==> flow/design.v <==
module register #(
    parameter integer DATA_SIZE = 11         
  ) (
    output reg [DATA_SIZE-1:0] out,          
    input wire [DATA_SIZE-1:0] in,           
    input wire clk,                          
    input wire load,                         
    input wire rst,                          
    input wire inc,                          
    input wire dec                           
  );
  always @(posedge clk, posedge rst)
  begin : REGISTER
    if(rst)
      out <= 0;
    else if(load)
      out <= in;
    else if(inc)
      out <= out + 1;
    else if(dec)
      out <= out - 1;
    else
      out <= out;
  end
endmodule
### Tool chain data of register

What the tools print for register, step after step.
Line numbers count from 1 in the design file above.
Library cell names are shortened.
The mark -- stands for no value.

| inputs | value |
|---|---|
| design top | register |
| clock | clk |
| standard-cell library | sky130hd |
| timing corner | tt_025C_1v80 |

### Word-level counts

Source: Yosys, flattened and elaborated, memories not mapped. Widths are those after wreduce. Registers that Yosys merges into a memory's read port (data or address) are not register bits. Print and check cells do not count. Equal cells are merged and count once.

| storage and ports | value |
|---|---|
| bits in registers | 11 |
| word-level cells | 7 |
| bits of input ports | 16 |

| operators by class | value |
|---|---|
| reductions and logical operators | 1 |
| muxes and demuxes | 3 |
| add/subtract/negate cells | 2 |

Operators with widths:

| operator | count |
|---|---|
| 2-to-1 mux 11 bit | 3 |
| adder 11 x 1 -> 11 bit with constant B | 1 |
| subtractor 11 x 1 -> 11 bit with constant B | 1 |
| nonzero test 3 bit | 1 |

### Depth

Yosys ltp: most cells in a row. Word level: on the elaborated netlist, between registers, memories and ports. Mapped: between sequential cells and ports; inverters and the memories' decode and read muxes count.

| depth | value |
|---|---|
| word-level depth | 4 |
| ABC_AREA | 0 |
| gate-level depth with buffers | 7 |
| gate-level depth less buffers | 7 |

### After synthesis

The flow's flattened synthesis, as Yosys stat reports it; memories are mapped. The netlist is that of the ABC_AREA named above (0 if unset); the other value can give another one.
Totals and module areas in this step are rounded.

| synthesis totals | value |
|---|---|
| cell area after synthesis | 1005 um2 |
| cells in the netlist | 116 |
| area of sequential cells | 275.3 um2 |
| flip-flop cells | 11 |
| buffer cells | 3 |

Cells by type:

| cell type | count |
|---|---|
| dfrtp_1 | 11 |
| ha_1 | 9 |
| nand2_1 | 13 |
| a21oi_1 | 9 |
| o21ai_0 | 9 |
| mux2_2 | 3 |
| nor2_1 | 9 |
| a211oi_1 | 4 |
| o21a_1 | 4 |
| a2111oi_4 | 1 |
| inv_1 | 7 |
| xnor2_1 | 3 |
| xor2_1 | 3 |
| a21o_1 | 3 |
| fa_1 | 1 |
| o221ai_1 | 2 |
| nor3_1 | 3 |
| nor2b_4 | 1 |

Other cell types: 19; their cells: 21.

### Path before layout

OpenSTA on the mapped netlist: ideal clock, no wires. The path of least setup slack (recovery checks aside). Input and output delay are each 20% of the period. Register names are those of the netlist, which keeps one name where synthesis merged equal registers.

| path after synthesis | value |
|---|---|
| path kind | input port to flip-flop |
| start point | in inc |
| end point | reg out[6] |
| slack | 0.890 ns |
| data required time | 2.931 ns |
| setup time | 0.119 ns |
| clock period | 3.05 ns |
| time at the first pin | 0.610 ns |
| stages on the path | 7 |
| buffers on the path | 0 |
| data arrival time | 2.041 ns |
| delay of the path | 1.550 ns |
| synthesis period reached | 2.16 ns |

"delay of the path" is the arrival time less input delay plus setup time.
"stages on the path": output pins that drive a net of the path, with the launching flip-flop's if there is one; two outputs of one cell count as two.
"synthesis period reached" is the clock period less the worst setup slack; recovery checks do not enter. This is arithmetic on one report: input and output delays are still those of the set period (20% each).
The rows between start and end are the longest chain of elaborated cells between them; the timing report does not say that the signal goes this way. Where chains are equally long, one stands for them.
A line is the first line of the expression or statement that the cell stems from. Yosys adds cells for indexed reads and writes and turns some case tables into memories.
At most two assigning lines are given for a register; there are more.

| on the way, after synthesis | value |
|---|---|
| cells stage by stage | inv_1 ha_1 nor2b_4 o2111a_2 a2111oi_4 xnor2_1 o21a_1 |
| length of the longest elaborated chain | 2 |
| elaborated cells on any way between the ends | 3 |

RTL lines, path after synthesis:

| element | RTL line | RTL |
|---|---|---|
| start, declared | 9 | `input wire inc,` |
| 2-to-1 mux 11 bit | 18 | `else if(inc)` |
| 2-to-1 mux 11 bit | 16 | `else if(load)` |
| end, assigned | 17 | `out <= in;` |
| end, assigned | 19 | `out <= out + 1;` |
| end, declared | 4 | `output reg [DATA_SIZE-1:0] out,` |

### Path in the finished layout

Path of least setup slack in the final report of run A (OpenROAD, finished layout, wires in). Where an end is a register, its clock arrival counts in the times.

| path post-layout | value |
|---|---|
| path kind | input port to flip-flop |
| start point | in inc |
| end point | reg out[8] |
| buffers on the path | 2 |
| stages on the path | 8 |
| setup time | 0.11 ns |
| time at the first pin | 0.50 ns |
| data arrival time | 2.55 ns |
| slack | 0.14 ns |
| clock period | 2.52 ns |
| data required time | 2.69 ns |

The rows between start and end are the longest chain of elaborated cells between them; the timing report does not say that the signal goes this way. Where chains are equally long, one stands for them.
At most two assigning lines are given for a register; there are more.

| on the way, post-layout | value |
|---|---|
| cells stage by stage | clkdlybuf4s50_1 buf_4 fa_1 nor2b_4 o31a_2 o21ai_1 or4b_1 and3_1 |
| length of the longest elaborated chain | 2 |
| elaborated cells on any way between the ends | 3 |

RTL lines, path post-layout:

| element | RTL line | RTL |
|---|---|---|
| start, declared | 9 | `input wire inc,` |
| 2-to-1 mux 11 bit | 18 | `else if(inc)` |
| 2-to-1 mux 11 bit | 16 | `else if(load)` |
| end, assigned | 17 | `out <= in;` |
| end, assigned | 19 | `out <= out + 1;` |
| end, declared | 4 | `output reg [DATA_SIZE-1:0] out,` |

Hand-over note for register

Settings and measured results of 2 stored flow runs for module register (sky130hd), not sorted in any way. The constraints put input and output delay at 20% of the set period each and load the outputs with 0.01 pF.
"achieved clock period" means the clock period less the worst setup slack. The figure is calculated, with input and output delays left at 20% of the set period.
"time used up by the worst setup path" means the part of the period allowed to the worst setup path (the constraints hold back 20% at inputs and 20% at outputs) less its slack; where the path has registers, the arrival times of their clocks count too.
"power consumption" is the tool's figure for a default switching activity; nothing was simulated.
The measured numbers are rounded.
A setting shown as - is not set for that run.

| setting or result | run A | run B |
|---|---|---|
| period_ns | 2.52 | 2.84 |
| CORE_UTILIZATION | 54 | 42 |
| CAP_MARGIN | 20 | 5 |
| CORE_MARGIN | 2 | 2 |
| SLEW_MARGIN | 20 | 20 |
| SETUP_SLACK_MARGIN | - | 0.54 |
| PLACE_DENSITY_LB_ADDON | - | 0.29 |
| GPL_ROUTABILITY_DRIVEN | - | 1 |
| worst slack on setup checks (ns) | 0.139 | 0.645 |
| post-route utilization (%) | 82.2 | 63.0 |
| post-route setup TNS (ns) | 0.000 | 0.000 |
| synthesized cell area (um2) | 1005 | 1005 |
| achieved clock period (ns) | 2.381 | 2.195 |
| time used up by the worst setup path (ns) | 1.88 | 1.63 |
| kind of the worst setup path | input port to flip-flop | input port to flip-flop |
| power consumption (W) | 0.000963 | 0.0008635 |
| standard-cell area after layout (um2) | 1435 | 1408 |
| overall die area (um2) | 2222 | 2799 |

End of note.
