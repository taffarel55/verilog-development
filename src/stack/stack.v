==> flow/design.v <==
module stack #(
    parameter integer WIDTH = 8,       
    parameter integer DEPTH = 2        
  ) (
    output wire full,                  
    output wire empty,                 
    output reg [WIDTH-1:0] data_out,   
    input wire [WIDTH-1:0] data_in,    
    input wire clk,                    
    input wire rst,                    
    input wire pop,                    
    input wire push                    
  );
  reg [WIDTH-1:0] lifo [0:DEPTH - 1];  
  reg [DEPTH - 1:0] pointer;           
  assign empty = !(|pointer);
  assign full = !(|(pointer ^ DEPTH));
  always @(posedge clk or posedge rst)
  begin : STACK
    if(rst)
    begin
      data_out <= {WIDTH{1'b0}};
      pointer <= 0;
    end
    else
    begin
      if(push && !full)
      begin
        lifo[pointer] <= data_in;
        pointer <= pointer + 1;
      end
      else if(pop && !empty)
      begin
        data_out <= lifo[pointer-1];
        pointer <= pointer - 1;
      end
    end
  end
endmodule
### Reports on stack

Tool output for the design above, in the order of the flow.
Line numbers count from 1 in the design file above.
Operators carry their Yosys type and port widths (W data, S select, Z words).
Cell names lack the library's common part.
Not given: -

| set-up | value |
|---|---|
| top | stack |
| clock | clk |
| library | sky130hd |
| library corner | tt_025C_1v80 |

### Word level

Source: Yosys, flattened and elaborated. Widths are those after wreduce. Registers that Yosys merges into a memory's read port (data or address) are not register bits. Print and check cells do not count. Equal cells are merged and count once.

| word-level totals | value |
|---|---|
| output and inout bits | 10 |
| register bits after elaboration | 26 |
| input port bits | 12 |
| cells after elaboration | 24 |

| cells by class | value |
|---|---|
| reduce/logical cells | 10 |
| multiplexer cells | 3 |
| bitwise operators | 5 |
| add/sub/neg operators | 2 |

Operator list:

| cell | count |
|---|---|
| $pmux W8 S2 | 1 |
| $reduce_and A3 Y1 | 2 |
| $not A1 Y1 | 5 |
| $reduce_or A2 Y1 | 2 |
| $mux W2 | 2 |
| $logic_and A1 B1 Y1 | 2 |
| $logic_not A1 Y1 | 2 |
| $add A2 B1 Y2 const B | 1 |
| $sub A2 B1 Y2 const B | 1 |
| $reduce_and A2 Y1 | 1 |
| $reduce_bool A2 Y1 | 1 |

### Depth

Depth = most cells in a row (Yosys ltp): at word level without a register or memory, in the mapped netlist without a sequential cell, where the memories' decode and read muxes count.

| logic depth | value |
|---|---|
| depth after elaboration | 5 |
| ABC_AREA | 0 |
| mapped depth | 7 |

### Synthesis result

Yosys stat after the flow's synthesis: flattened, memories mapped to cells. It holds for the ABC_AREA given above (unset counts as 0); a run with the other value may have another netlist.

Cells by type:

| cell | count |
|---|---|
| edfxtp_1 | 16 |
| dfrtp_1 | 10 |
| mux2_4 | 15 |
| nor2b_4 | 2 |
| ha_1 | 2 |
| buf_6 | 2 |
| mux2_2 | 2 |
| inv_1 | 3 |
| nor2b_2 | 1 |
| xnor2_1 | 1 |
| and3_2 | 1 |
| and3_1 | 1 |
| o21ai_0 | 1 |
| nand2_1 | 1 |
| nor2_1 | 1 |

| synthesis totals | value |
|---|---|
| standard cells after synthesis | 59 |
| synthesis area | 1108.6 sq um |
| flip-flop cells | 26 |
| sequential part of the area | 730.7 sq um |

### Worst setup path after synthesis

Source: OpenSTA report_checks on the synthesized netlist (no wires, ideal clock, input and output delay 20% of the period each), path of least setup slack; recovery checks are left aside. Register names are those of the netlist, which keeps one name where synthesis merged equal registers.

| path post-synthesis | value |
|---|---|
| kind | register to register |
| from | reg pointer[0] |
| to | reg data_out[0] |
| library setup time | 125 ps |
| driving pins on the path | 8 |
| required time | 2185 ps |
| arrival | 1557 ps |
| buffers on the path | 2 |
| launch time at the first pin | 0 ps |
| path delay | 1682 ps |
| path slack | 628 ps |
| clock period | 2310 ps |
| synthesis period reached | 1682 ps |

"path delay" is the arrival time less input delay plus setup time.
"driving pins on the path": output pins that drive a net of the path, with the launching flip-flop's if there is one; two outputs of one cell count as two.
"synthesis period reached" is the clock period less the worst setup slack; recovery checks do not enter. This is arithmetic on one report: input and output delays are still those of the set period (20% each).
The rows between start and end are the longest chain of elaborated cells between them; the timing report does not say that the signal goes this way. Where chains are equally long, one stands for them.
Each line given opens the expression or statement behind the cell; cells for indexed reads and writes are added by Yosys, which also makes memories of some case tables.
A register here has more assigning lines than the two given.

| between the ends, post-synthesis | value |
|---|---|
| path through | dfrtp_1 buf_6 inv_1 ha_1 nor2b_2 nor2b_4 buf_6 mux2_4 |
| length of the longest elaborated chain | 4 |

RTL lines, path post-synthesis:

| what | line | RTL |
|---|---|---|
| start: declaration | 15 | `reg [DEPTH - 1:0] pointer;` |
| start: assignment | 30 | `pointer <= pointer + 1;` |
| start: assignment | 35 | `pointer <= pointer - 1;` |
| $reduce_or A2 Y1 | 17 | `assign full = !(\|(pointer ^ DEPTH));` |
| $logic_and A1 B1 Y1 | 27 | `if(push && !full)` |
| $not A1 Y1 | - |  |
| $reduce_and A2 Y1 | - |  |
| end: assignment | 22 | `data_out <= {WIDTH{1'b0}};` |
| end: assignment | 34 | `data_out <= lifo[pointer-1];` |
| end: declaration | 7 | `output reg [WIDTH-1:0] data_out,` |

### Path in the finished layout

From the final timing report of flow run A: the path of least setup slack in the routed layout; clock arrival at registers is part of the times.
The report prints the path's times to 10 ps; the period is as set.

| path after layout | value |
|---|---|
| kind | register to register |
| from | reg pointer[1] |
| to | reg data_out[0] |
| driving pins on the path | 7 |
| path slack | -120 ps |
| clock period | 1340 ps |
| launch time at the first pin | 260 ps |
| buffers on the path | 1 |
| arrival | 1620 ps |
| library setup time | 110 ps |
| required time | 1500 ps |

The rows between start and end are the longest chain of elaborated cells between them; the timing report does not say that the signal goes this way. Where chains are equally long, one stands for them.
A register here has more assigning lines than the two given.

| between the ends, after layout | value |
|---|---|
| path through | dfrtp_1 inv_2 ha_4 nor2b_4 nor2b_4 buf_12 mux2_4 |
| length of the longest elaborated chain | 5 |

RTL lines, path after layout:

| what | line | RTL |
|---|---|---|
| start: declaration | 15 | `reg [DEPTH - 1:0] pointer;` |
| start: assignment | 30 | `pointer <= pointer + 1;` |
| start: assignment | 35 | `pointer <= pointer - 1;` |
| $not A1 Y1 | - |  |
| $reduce_or A2 Y1 | 17 | `assign full = !(\|(pointer ^ DEPTH));` |
| $logic_and A1 B1 Y1 | 27 | `if(push && !full)` |
| $not A1 Y1 | - |  |
| $reduce_and A2 Y1 | - |  |
| end: assignment | 22 | `data_out <= {WIDTH{1'b0}};` |
| end: assignment | 34 | `data_out <= lifo[pointer-1];` |
| end: declaration | 7 | `output reg [WIDTH-1:0] data_out,` |

Memo
Re: implementation data of stack

Measured results for stack: 2 stored runs of the Yosys and OpenROAD flow on sky130hd. The settings differ; the order carries no meaning. The constraints put input and output delay at 20% of the set period each and load the outputs with 0.01 pF.
"allowed time less slack (worst setup path)": the worst setup path's part of the clock period (all of it between registers, 20% less for each end at a port) less its slack. A launch clock that arrives late makes it longer, a capture clock that arrives late makes it shorter.
"allowed time less slack (worst setup path)" is given in steps of 10 ps.

#### Flow run A

| setting | value |
|---|---|
| period_ns | `1.34` |
| CORE_UTILIZATION | `18` |
| PLACE_DENSITY_LB_ADDON | `0.08` |
| CELL_PAD_IN_SITES_GLOBAL_PLACEMENT | `2` |
| MIN_ROUTING_LAYER | `met1` |
| CAP_MARGIN | `20` |
| CORE_MARGIN | `2` |
| SLEW_MARGIN | `20` |

| result | value |
|---|---|
| setup total negative slack | -1436 ps |
| standard-cell area after layout | 1617.8 sq um |
| allowed time less slack (worst setup path) | 1460 ps |
| type of the worst setup path | register to register |
| setup slack of the worst path | -124 ps |
| die outline area | 6802.1 sq um |
| post-synthesis cell area | 1108.6 sq um |

#### Flow run B

| setting | value |
|---|---|
| period_ns | `2.4` |
| CORE_UTILIZATION | `44` |
| PLACE_DENSITY_LB_ADDON | `0.01` |
| HOLD_SLACK_MARGIN | `-0.04` |
| TNS_END_PERCENT | `5` |
| ABC_AREA | `0` |
| SLEW_MARGIN | `20` |
| MIN_ROUTING_LAYER | `met2` |
| CAP_MARGIN | `20` |
| CORE_MARGIN | `2` |

| result | value |
|---|---|
| setup total negative slack | 0 ps |
| standard-cell area after layout | 1385.1 sq um |
| allowed time less slack (worst setup path) | 1580 ps |
| type of the worst setup path | register to output |
| setup slack of the worst path | 339 ps |
| die outline area | 2937.1 sq um |
| post-synthesis cell area | 1108.6 sq um |
